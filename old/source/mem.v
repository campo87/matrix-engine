==> flow/design.v <==
module memory(dataout, datain, address, en, rw, clk);
    output reg  [255:0] dataout;
    input  wire [255:0] datain;
    input [2:0] address;
    input en, rw, clk; 
    reg [255:0] mem_array [7:0];
    initial begin
        mem_array[0] = 255'h0004000C0004002200070006000B0009000900020008000D0002000F00100003;
        mem_array[1] = 255'h0017002D001F001600070006000400010012000C000D000C000D000500070013;
    end
    always@(posedge clk) begin
        if(en) begin
            if(rw) begin
                dataout <= mem_array[address];
            end else begin
                mem_array[address] <= datain;
            end
        end else begin
            dataout <= 256'bz;
        end
    end
endmodule
* Tool chain data of memory
The steps from the RTL of memory to its reports follow in flow order. Lines are those of the file above, counted from 1. Not given: --
Inputs: top memory, clock clk, cell library sky130hd, timing corner tt_025C_1v80

* Word level
Yosys after proc, flatten, opt, wreduce and memory -nomap, before mapping. Memory bits, and registers merged into a memory's read port (data or address), are not among the register bits. Print and check cells are not counted. Equal cells are merged and count once. Yosys's memory passes give these memory sizes; they may raise the number of words (mostly to a power of two), join words into wider ones and drop unused or constant bits.
Word-level totals: register bits 256, memory bits (writable) 2048, memories 1, input port bits 262, output and inout bits 256, elaborated cells 11
Cells by class: eq/ne operators 1, mux-type cells 8
Memory list:
- mem_array | words 8, width 256, read ports 1, write ports 1, line 6 | reg [255:0] mem_array [7:0];
Operators by type and width (number):
- two-way mux 256 bit | 4
- two-way mux 3 bit | 2
- inequality test 2 x 1 -> 1 bit (second input constant) | 1
- two-way mux 1 bit | 2

* Depth
Yosys ltp: most cells in a row. Word level: on the elaborated netlist, between registers, memories and ports. Mapped: between sequential cells and ports; inverters and the memories' decode and read muxes count.
Logic depth: word-level depth 2, ABC_AREA 0, gate-level depth with buffers 7, gate-level depth less buffers 4

* Synthesis result
Yosys stat after the flow's synthesis: flattened, memories mapped to cells. It holds for the ABC_AREA given above (unset counts as 0); a run with the other value may have another netlist. The area totals of this step are shown rounded.
Cells by type:
- sky130_fd_sc_hd__edfxtp_1 | number 2304, total area 6.92E+04 um2
- sky130_fd_sc_hd__mux4_1 | number 299, total area 7.86E+03 um2
- sky130_fd_sc_hd__mux4_2 | number 211, total area 4.75E+03 um2
- sky130_fd_sc_hd__mux2_2 | number 256, total area 2.88E+03 um2
- sky130_fd_sc_hd__buf_6 | number 54, total area 608.083 um2
- sky130_fd_sc_hd__clkbuf_8 | number 10, total area 137.632 um2
- sky130_fd_sc_hd__buf_2 | number 25, total area 125.12 um2
- sky130_fd_sc_hd__buf_1 | number 25, total area 93.84 um2
- sky130_fd_sc_hd__clkbuf_1 | number 25, total area 93.84 um2
- sky130_fd_sc_hd__buf_8 | number 5, total area 75.072 um2
- sky130_fd_sc_hd__nor2_1 | number 7, total area 26.275 um2
- sky130_fd_sc_hd__mux2i_1 | number 2, total area 20.019 um2
- sky130_fd_sc_hd__nand2_1 | number 4, total area 15.014 um2
- sky130_fd_sc_hd__nand2b_1 | number 2, total area 12.512 um2
- sky130_fd_sc_hd__nor3_1 | number 2, total area 10.01 um2
- sky130_fd_sc_hd__o21ai_0 | number 2, total area 10.01 um2
- sky130_fd_sc_hd__a22o_1 | number 1, total area 8.758 um2
- sky130_fd_sc_hd__buf_4 | number 1, total area 7.507 um2
Other cell types: 4; their cells: 4.
Mapped netlist: mapped cells 3239, mapped area 85900 um2, sequential area 69200 um2, flip-flops 2304, buffers 145

* Path before layout
Source: OpenSTA report_checks on the synthesized netlist (no wires, ideal clock, input and output delay 20% of the period each), path of least setup slack; recovery checks are left aside. Register names are those of the netlist, which keeps one name where synthesis merged equal registers.
Timing after synthesis: kind input to register, start in en, end mem mem_array[0][0], period 39200 ps, input delay 7840 ps, setup time 1188 ps, launch time at the first pin 7840 ps, data arrival time 31538 ps, data required time 38012 ps, slack 6473 ps, path delay 24886 ps, stages on the path 3, buffers on the path 0, period reached after synthesis 32727 ps
"path delay" = arrival - input delay + setup time. "stages on the path": output pins that drive a net of the path, with the launching flip-flop's if there is one; two outputs of one cell count as two. "period reached after synthesis" = period - worst setup slack (recovery checks aside). The figure is calculated, with input and output delays left at 20% of the set period. The rows between start and end are the longest chain of elaborated cells between them; the timing report does not say that the signal goes this way. Where chains are equally long, one stands for them. Each line given opens the expression or statement behind the cell; cells for indexed reads and writes are added by Yosys, which also makes memories of some case tables. The path ends at the enable pin of a flip-flop; only ways to that pin are counted.
Between the ends, after synthesis: cell sequence sky130_fd_sc_hd__nand2b_1 > sky130_fd_sc_hd__or2_2 > sky130_fd_sc_hd__nor3_1, length of the longest elaborated chain 1, elaborated cells on any way between the ends 2, source lines of those cells 1, those cells by class 2 x mux
RTL lines, path after synthesis:
- start: declaration | line 5 | input en, rw, clk;
- two-way mux 3 bit | line 12 | if(en) begin
- end: declaration | line 6 | reg [255:0] mem_array [7:0];

* Timing after layout
Path of least setup slack in the final report of record 1 (OpenROAD, finished layout, wires in). Where an end is a register, its clock arrival counts in the times. The path's times are printed in steps of 10 ps; the period is the one set.
Timing after layout: kind input to register, start in address[2], end reg dataout[139], period 46100 ps, input delay 9220 ps, setup time 250 ps, launch time at the first pin 9220 ps, data arrival time 14160 ps, data required time 46690 ps, slack 32530 ps, stages on the path 8, buffers on the path 6
The rows between start and end are the longest chain of elaborated cells between them; the timing report does not say that the signal goes this way. Where chains are equally long, one stands for them. The chain passes a memory read, where the word-level depth is cut; so it can be longer than that depth.
Between the ends, after layout: cell sequence sky130_fd_sc_hd__buf_8 > sky130_fd_sc_hd__buf_4 > sky130_fd_sc_hd__buf_4 > sky130_fd_sc_hd__buf_4 > sky130_fd_sc_hd__buf_4 > sky130_fd_sc_hd__buf_4 > sky130_fd_sc_hd__mux4_1 > sky130_fd_sc_hd__mux2_2, length of the longest elaborated chain 3, elaborated cells on any way between the ends 3, source lines of those cells 3, those cells by class 2 x mux; 1 x memory
RTL lines, path after layout:
- start: declaration | line 4 | input [2:0] address;
- memory (8 x 256 bit) | line 6 | reg [255:0] mem_array [7:0];
- two-way mux 256 bit | line 13 | if(rw) begin
- two-way mux 256 bit | line 12 | if(en) begin
- end: assignment | line 14 | dataout <= mem_array[address];
- end: assignment | line 19 | dataout <= 256'bz;
- end: declaration | line 2 | output reg  [255:0] dataout;

Appendix: measured runs

Measured data: module memory, platform sky130hd, 2 stored runs of the flow under differing settings, order arbitrary. Input and output delays are each 20% of the period that was set; the output load is 0.01 pF.
"period achieved" is the run's clock period less its worst setup slack. It is reckoned from that one timing run; input and output delays stay at 20% of the period that was set.
"time on the worst setup path" is the time allowed to the run's worst setup path (the clock period less input and output delay, where it has them) less its slack. Clock arrival times count: a late capture clock shortens it, a late launch clock lengthens it.
By "power consumption" is meant OpenSTA's value without simulated activity: inputs other than the clock are taken to toggle once in ten clock periods, and the tool carries that through the logic.
"time on the worst setup path" is given in steps of 10 ps.
Values from the reports are rounded here.

* Record 1 | settings: period_ns 46.1; CAP_MARGIN 20; CORE_MARGIN 2; CORE_UTILIZATION 40; SLEW_MARGIN 20 | results: Yosys chip area after synthesis 85900 um2; overall die area 219000 um2; standard-cell area after routing 102000 um2; post-route utilization 0.476; worst setup slack after layout 32500 ps; setup total negative slack 0 ps; worst hold slack in the final report 633 ps; power consumption 4.51 mW; period achieved 13570 ps; time on the worst setup path 4350 ps; worst setup path type input to register
* Record 2 | settings: period_ns 60.7; CORE_UTILIZATION 33; PLACE_DENSITY_LB_ADDON 0.17; HOLD_SLACK_MARGIN 0.19; CORE_MARGIN 5; CELL_PAD_IN_SITES_DETAIL_PLACEMENT 0; CTS_CLUSTER_SIZE 96; CTS_CLUSTER_DIAMETER 201; CAP_MARGIN 25; SLEW_MARGIN 20 | results: Yosys chip area after synthesis 85900 um2; overall die area 271000 um2; standard-cell area after routing 96000 um2; post-route utilization 0.37; worst setup slack after layout 44200 ps; setup total negative slack 0 ps; worst hold slack in the final report 693 ps; power consumption 2.53 mW; period achieved 16489 ps; time on the worst setup path 4350 ps; worst setup path type input to register
